==> flow/design.v <==
module UART_RX_to_AXIS
#(
    parameter int CLK_FREQ = 100,        
    parameter int BIT_RATE = 115200,     
    parameter int BIT_PER_WORD = 8,      
    parameter int PARITY_BIT = 0,        
    parameter int STOP_BITS_NUM = 1      
)
(
    input  logic aclk, aresetn,
    output logic [7:0] tdata,
	output logic tuser, tvalid,
    input logic RX    
);
enum logic[2:0] {IDLE, START, DATA, PARITY, STOP1, STOP2, OUT_RDY} State, Next_State;
localparam int Cycle_per_Period = CLK_FREQ * (10**6) / BIT_RATE;
localparam int Cycle_per_Period_Half = Cycle_per_Period/2;
logic RX_Falling;
logic [1:0] RX_Falling_Reg;
logic [17:0] Clk_Count, Clk_Count_Max;
logic Clk_Count_En, Clk_Count_Done;
logic [3:0] Bit_Count;
logic Bit_Count_Done;
logic [BIT_PER_WORD-1:0] Data_Shift_Reg;
logic Parity_Err;
always_ff @(posedge aclk) begin
    if(!aresetn)
        RX_Falling_Reg <= 'b1;
    else
        RX_Falling_Reg <= {RX_Falling_Reg[0], RX};  
end        
assign RX_Falling = RX_Falling_Reg[1] & ~RX_Falling_Reg[0];      
always_ff @(posedge aclk) begin
    if(!aresetn)
        Clk_Count <= 'b0;
    else if(Clk_Count_En) begin
        Clk_Count <= Clk_Count + 1;
        if (Clk_Count == Clk_Count_Max)
            Clk_Count <= 'b0;
    end    
end        
assign Clk_Count_Done = (Clk_Count == Clk_Count_Max) ? 1'b1 : 1'b0; 
always_ff @(posedge aclk) begin
    if(!aresetn)
        Bit_Count <= 'b0;
    else if(Clk_Count_Done && State == DATA) begin
        Bit_Count <= Bit_Count + 1;
        if (Bit_Count == BIT_PER_WORD-1)
            Bit_Count <= 'b0;
    end    
end        
assign Bit_Count_Done = (Bit_Count == BIT_PER_WORD-1 && Clk_Count_Done) ? 1'b1 : 1'b0; 
always_ff @(posedge aclk) begin
    if(!aresetn)
        Data_Shift_Reg <= 'b0;
    else if(Clk_Count_Done && State == DATA) 
        Data_Shift_Reg <= {RX, Data_Shift_Reg[BIT_PER_WORD-1:1]};        
end        
assign tdata = Data_Shift_Reg;
assign tuser = Parity_Err;
assign tvalid = (State == OUT_RDY) ? 1'b1 : 1'b0;
always_ff @(posedge aclk) begin
    if(!aresetn)
        Parity_Err <= 'b0;
    else if(Clk_Count_Done && State == PARITY)
        unique case(PARITY_BIT) 
            0: Parity_Err <= 'b0;
            1: Parity_Err <= ~(^{Data_Shift_Reg[BIT_PER_WORD-1:0], RX});   
            2: Parity_Err <= ^{Data_Shift_Reg[BIT_PER_WORD-1:0], RX}; 
        endcase       
end        
always_ff @(posedge aclk) 
    if(!aresetn)
        State <= IDLE;
    else
        State <= Next_State;
always_comb
    unique case(State)
        IDLE, OUT_RDY: begin
            Clk_Count_En = 1'b0;
            Clk_Count_Max = Cycle_per_Period;
        end
        START: begin
            Clk_Count_En = 1'b1;
            Clk_Count_Max = Cycle_per_Period_Half;
        end
        DATA, PARITY, STOP1, STOP2: begin
            Clk_Count_En = 1'b1;
            Clk_Count_Max = Cycle_per_Period;
        end
    endcase
always_comb
    unique case(State)
        IDLE:  
            Next_State = (RX_Falling) ? START : IDLE;
        START:  
            Next_State = (Clk_Count_Done) ? DATA : START; 
        DATA:  
            if (Bit_Count_Done)
                if (PARITY_BIT)
                    Next_State = PARITY;
                else
                    Next_State = STOP1;  
            else
                Next_State = DATA; 
        PARITY:  
            Next_State = (Clk_Count_Done) ? STOP1 : PARITY; 
        STOP1:  
            if (Clk_Count_Done)
                if (STOP_BITS_NUM == 1)
                    Next_State = OUT_RDY;
                else
                    Next_State = STOP2;  
            else
                Next_State = STOP1; 
        STOP2:  
            Next_State = (Clk_Count_Done) ? OUT_RDY : STOP2;
        OUT_RDY:  
            Next_State = IDLE;
    endcase
endmodule
* Step by step through the tools: UART_RX_to_AXIS
The steps from the RTL of UART_RX_to_AXIS to its reports follow in flow order. Lines are those of the file above, counted from 1. Library cell names are shortened. A cell with - has no value.
Inputs: top UART_RX_to_AXIS, clock aclk, library sky130hd, library corner tt_025C_1v80

* Word-level counts
Source: Yosys, flattened and elaborated, memories not mapped. Widths are those after wreduce; folded enables and synchronous resets count as part of the registers. Registers that Yosys merges into a memory's read port (data or address) are not register bits. Print and check cells do not count.
Storage and ports: output and inout bits 10, register bits 35, input bits 3
Cells by class: reduce/logical cells 6, muxes and demuxes 14, add/sub/neg operators 2, bitwise logic cells 2, eq/ne operators 8
Operator list (number):
- 18-bit parallel mux with 2-bit select | 1
- 3-bit parallel mux with 7-bit select | 1
- 18-bit by 1-bit adder with 18-bit output with constant B | 1
- 18-bit equality test | 1
- 18-bit 2-to-1 mux | 1
- 3-bit equality test with constant B | 3
- 3-bit by 2-bit equality test with 1-bit output with constant B | 2
- 6-bit OR reduction | 1
- 3-bit 2-to-1 mux | 2
- 2-bit 2-to-1 mux | 3
- 5-bit OR reduction | 1
- 4-bit by 1-bit adder with 4-bit output with constant B | 1
- 4-bit by 3-bit equality test with 1-bit output with constant B | 1
- 4-bit 2-to-1 mux | 1
- 1-bit 2-to-1 mux | 4
- 3-bit by 1-bit equality test with 1-bit output with constant B | 1
- 3-bit logical NOT | 1
- 1-bit logical AND | 2
- 2-bit OR reduction | 1
- 1-bit parallel mux with 2-bit select | 1
- 1-bit AND | 1
- 1-bit NOT | 1

* Longest topological paths
Depth = most cells in a row (Yosys ltp): at word level without a register or memory, in the mapped netlist without a sequential cell, where the memories' decode and read muxes count.
Depth: depth after elaboration 9, ABC_AREA 0, mapped depth 6, mapped depth without buffers 5

* Mapped cells and area
Source: synth_stat.txt of the flow (Yosys; design flattened, memories mapped). It holds for the ABC_AREA given above (unset counts as 0); a run with the other value may have another netlist. The area totals of this step are shown rounded.
Cell types:
- dfxtp_1 | number 39, total area 780.749 um2
- mux2i_1 | number 13, total area 130.125 um2
- a211oi_2 | number 9, total area 112.608 um2
- nand2_1 | number 27, total area 101.347 um2
- o21ai_0 | number 8, total area 40.038 um2
- nor4_1 | number 6, total area 37.536 um2
- or3_1 | number 6, total area 37.536 um2
- and4_1 | number 4, total area 35.034 um2
- buf_6 | number 3, total area 33.782 um2
- nand4_1 | number 5, total area 31.28 um2
- nor4bb_1 | number 3, total area 30.029 um2
- o31ai_1 | number 4, total area 30.029 um2
- or4_1 | number 4, total area 30.029 um2
- nor2_1 | number 7, total area 26.275 um2
- o311ai_4 | number 1, total area 26.275 um2
- and3_1 | number 4, total area 25.024 um2
- ha_1 | number 2, total area 25.024 um2
- nand2b_1 | number 4, total area 25.024 um2
Other cell types: 35; their cells: 56.
Mapped netlist: cell area after synthesis 1941 um2, flip-flop cells 39, buffers 12, mapped cells 205

* Timing after synthesis
Path of least setup slack by OpenSTA after synthesis, without wires, with an ideal clock, recovery checks aside; 20% of the period is set as input and as output delay. Where synthesis merged equal registers, the netlist keeps one of their names.
Path after synthesis: kind register -> register, from register State, to register Clk_Count[5], arrival 1764 ps, delay of the path 1837 ps, required time 2107 ps, stages on the path 7, time at the first pin 0 ps, path slack 343 ps, clock period 2180 ps, synthesis period reached 1837 ps
"delay of the path" is the arrival time less input delay plus setup time. "stages on the path" counts driving pins, that of a launching flip-flop among them; a cell with two outputs on the path counts twice. "synthesis period reached" is the clock period less the worst setup slack; recovery checks do not enter. This is arithmetic on one report: input and output delays are still those of the set period (20% each). An end named without its bit number is one bit of that signal or, where synthesis recoded a state register, one of its new flip-flops. At most two assigning lines are given for a register; there are more.
Between the ends, after synthesis: cells stage by stage dfxtp_1 > or4_4 > buf_6 > o311ai_4 > a211oi_2 > buf_6 > nor3_4
RTL lines, path after synthesis:
- start, declared | line 15 | enum logic[2:0] {IDLE, START, DATA, PARITY, STOP1, STOP2, OUT_RDY} State, Next_State;
- start, assigned | line 74 | State <= IDLE;
- start, assigned | line 76 | State <= Next_State;
- end, assigned | line 35 | Clk_Count <= 'b0;
- end, assigned | line 37 | Clk_Count <= Clk_Count + 1;
- end, declared | line 20 | logic [17:0] Clk_Count, Clk_Count_Max;
No chain of elaborated cells between the ends is given.

* Path in the finished layout
Path of least setup slack in the final report of job 1 (OpenROAD, finished layout, wires in). Where an end is a register, its clock arrival counts in the times. The report prints the path's times to 10 ps; the period is as set.
Path post-layout: kind register -> register, from register Clk_Count[4], to register Data_Shift_Reg[0], clock period 3050 ps, arrival 2390 ps, time at the first pin 290 ps, path slack 890 ps, stages on the path 5, required time 3280 ps
The rows between start and end are the longest chain of elaborated cells between them; the timing report does not say that the signal goes this way. Where chains are equally long, one stands for them. Each line given opens the expression or statement behind the cell; cells for indexed reads and writes are added by Yosys, which also makes memories of some case tables. At most two assigning lines are given for a register; there are more.
Between the ends, post-layout: cells stage by stage dfxtp_1 > nor4bb_1 > nand4_1 > a21oi_2 > mux2i_1, cells in the longest elaborated chain 3, elaborated cells between the ends (all ways) 3, classes of those cells eq/ne (1); mux (1); reduce/logical (1)
RTL lines, path post-layout:
- start, declared | line 20 | logic [17:0] Clk_Count, Clk_Count_Max;
- start, assigned | line 35 | Clk_Count <= 'b0;
- start, assigned | line 37 | Clk_Count <= Clk_Count + 1;
- 18-bit equality test | line 42 | assign Clk_Count_Done = (Clk_Count == Clk_Count_Max) ? 1'b1 : 1'b0;
- 1-bit 2-to-1 mux | line 42
- 1-bit logical AND | line 56 | else if(Clk_Count_Done && State == DATA)
- end, assigned | line 55 | Data_Shift_Reg <= 'b0;
- end, assigned | line 57 | Data_Shift_Reg <= {RX, Data_Shift_Reg[BIT_PER_WORD-1:1]};
- end, declared | line 24 | logic [BIT_PER_WORD-1:0] Data_Shift_Reg;

Measured data: module UART_RX_to_AXIS, platform sky130hd, 2 stored runs of the flow under differing settings, order arbitrary. Input and output delays are each 20% of the period that was set; the output load is 0.01 pF.
"reached clock period": clock period set for the run, less the worst setup slack. It is reckoned from that one timing run; input and output delays stay at 20% of the period that was set.
By "total power of the final layout" is meant OpenSTA's value without simulated activity: inputs other than the clock are taken to toggle once in ten clock periods, and the tool carries that through the logic.
Measured values are rounded.

[job 1] flow files
==> flow/run.sh <==
#!/bin/bash
# the make line also repeats the synthesis and layout settings of config.mk as NAME=value (left out here)
make -C /OpenROAD-flow-scripts/flow DESIGN_CONFIG=/design/flow/config.mk WORK_HOME=/design/flow/orfs CLKGATE_MAP_FILE= finish
==> flow/config.mk <==
export PLATFORM = sky130hd
export DESIGN_NAME = UART_RX_to_AXIS
export DESIGN_NICKNAME = UART_RX_to_AXIS
export VERILOG_FILES = /design/flow/design.v
export SDC_FILE = /design/flow/constraint.sdc
export NUM_CORES = 4
export LEC_CHECK = 0
export CAP_MARGIN = 20
export CORE_ASPECT_RATIO = 1.37
export CORE_MARGIN = 2
export CORE_UTILIZATION = 43
export GPL_ROUTABILITY_DRIVEN = 1
export HOLD_SLACK_MARGIN = 0.25
export PLACE_DENSITY = 0.92
export SLEW_MARGIN = 20
export TNS_END_PERCENT = 40
==> flow/constraint.sdc <==
create_clock -name core_clock -period 3.05 [get_ports {aclk}]
set_input_delay 0.6100 -clock core_clock [delete_from_list [all_inputs] [get_ports {aclk}]]
set_output_delay 0.6100 -clock core_clock [all_outputs]
set_load 0.01 [all_outputs]

[job 1] result: reached clock period 2162 ps; post-layout utilization 0.503; synthesis area 1941 um2; total die area 5073 um2; total power of the final layout 0.9881 mW; lowest setup slack 888 ps; total negative slack 0 ps

[job 2] flow files
==> flow/run.sh <==
#!/bin/bash
# the make line also repeats the synthesis and layout settings of config.mk as NAME=value (left out here)
make -C /OpenROAD-flow-scripts/flow DESIGN_CONFIG=/design/flow/config.mk WORK_HOME=/design/flow/orfs CLKGATE_MAP_FILE= finish
==> flow/config.mk <==
export PLATFORM = sky130hd
export DESIGN_NAME = UART_RX_to_AXIS
export DESIGN_NICKNAME = UART_RX_to_AXIS
export VERILOG_FILES = /design/flow/design.v
export SDC_FILE = /design/flow/constraint.sdc
export NUM_CORES = 4
export LEC_CHECK = 0
export CAP_MARGIN = 20
export CORE_ASPECT_RATIO = 0.79
export CORE_MARGIN = 3
export CORE_UTILIZATION = 17
export CTS_CLUSTER_SIZE = 76
export GPL_TIMING_DRIVEN = 0
export MIN_ROUTING_LAYER = met2
export PLACE_DENSITY = 0.44
export SETUP_SLACK_MARGIN = 0.07
export SLEW_MARGIN = 30
==> flow/constraint.sdc <==
create_clock -name core_clock -period 2.02 [get_ports {aclk}]
set_input_delay 0.4040 -clock core_clock [delete_from_list [all_inputs] [get_ports {aclk}]]
set_output_delay 0.4040 -clock core_clock [all_outputs]
set_load 0.01 [all_outputs]

[job 2] result: reached clock period 1932 ps; post-layout utilization 0.228; synthesis area 1941 um2; total die area 12740 um2; total power of the final layout 1.614 mW; lowest setup slack 88 ps; total negative slack 0 ps
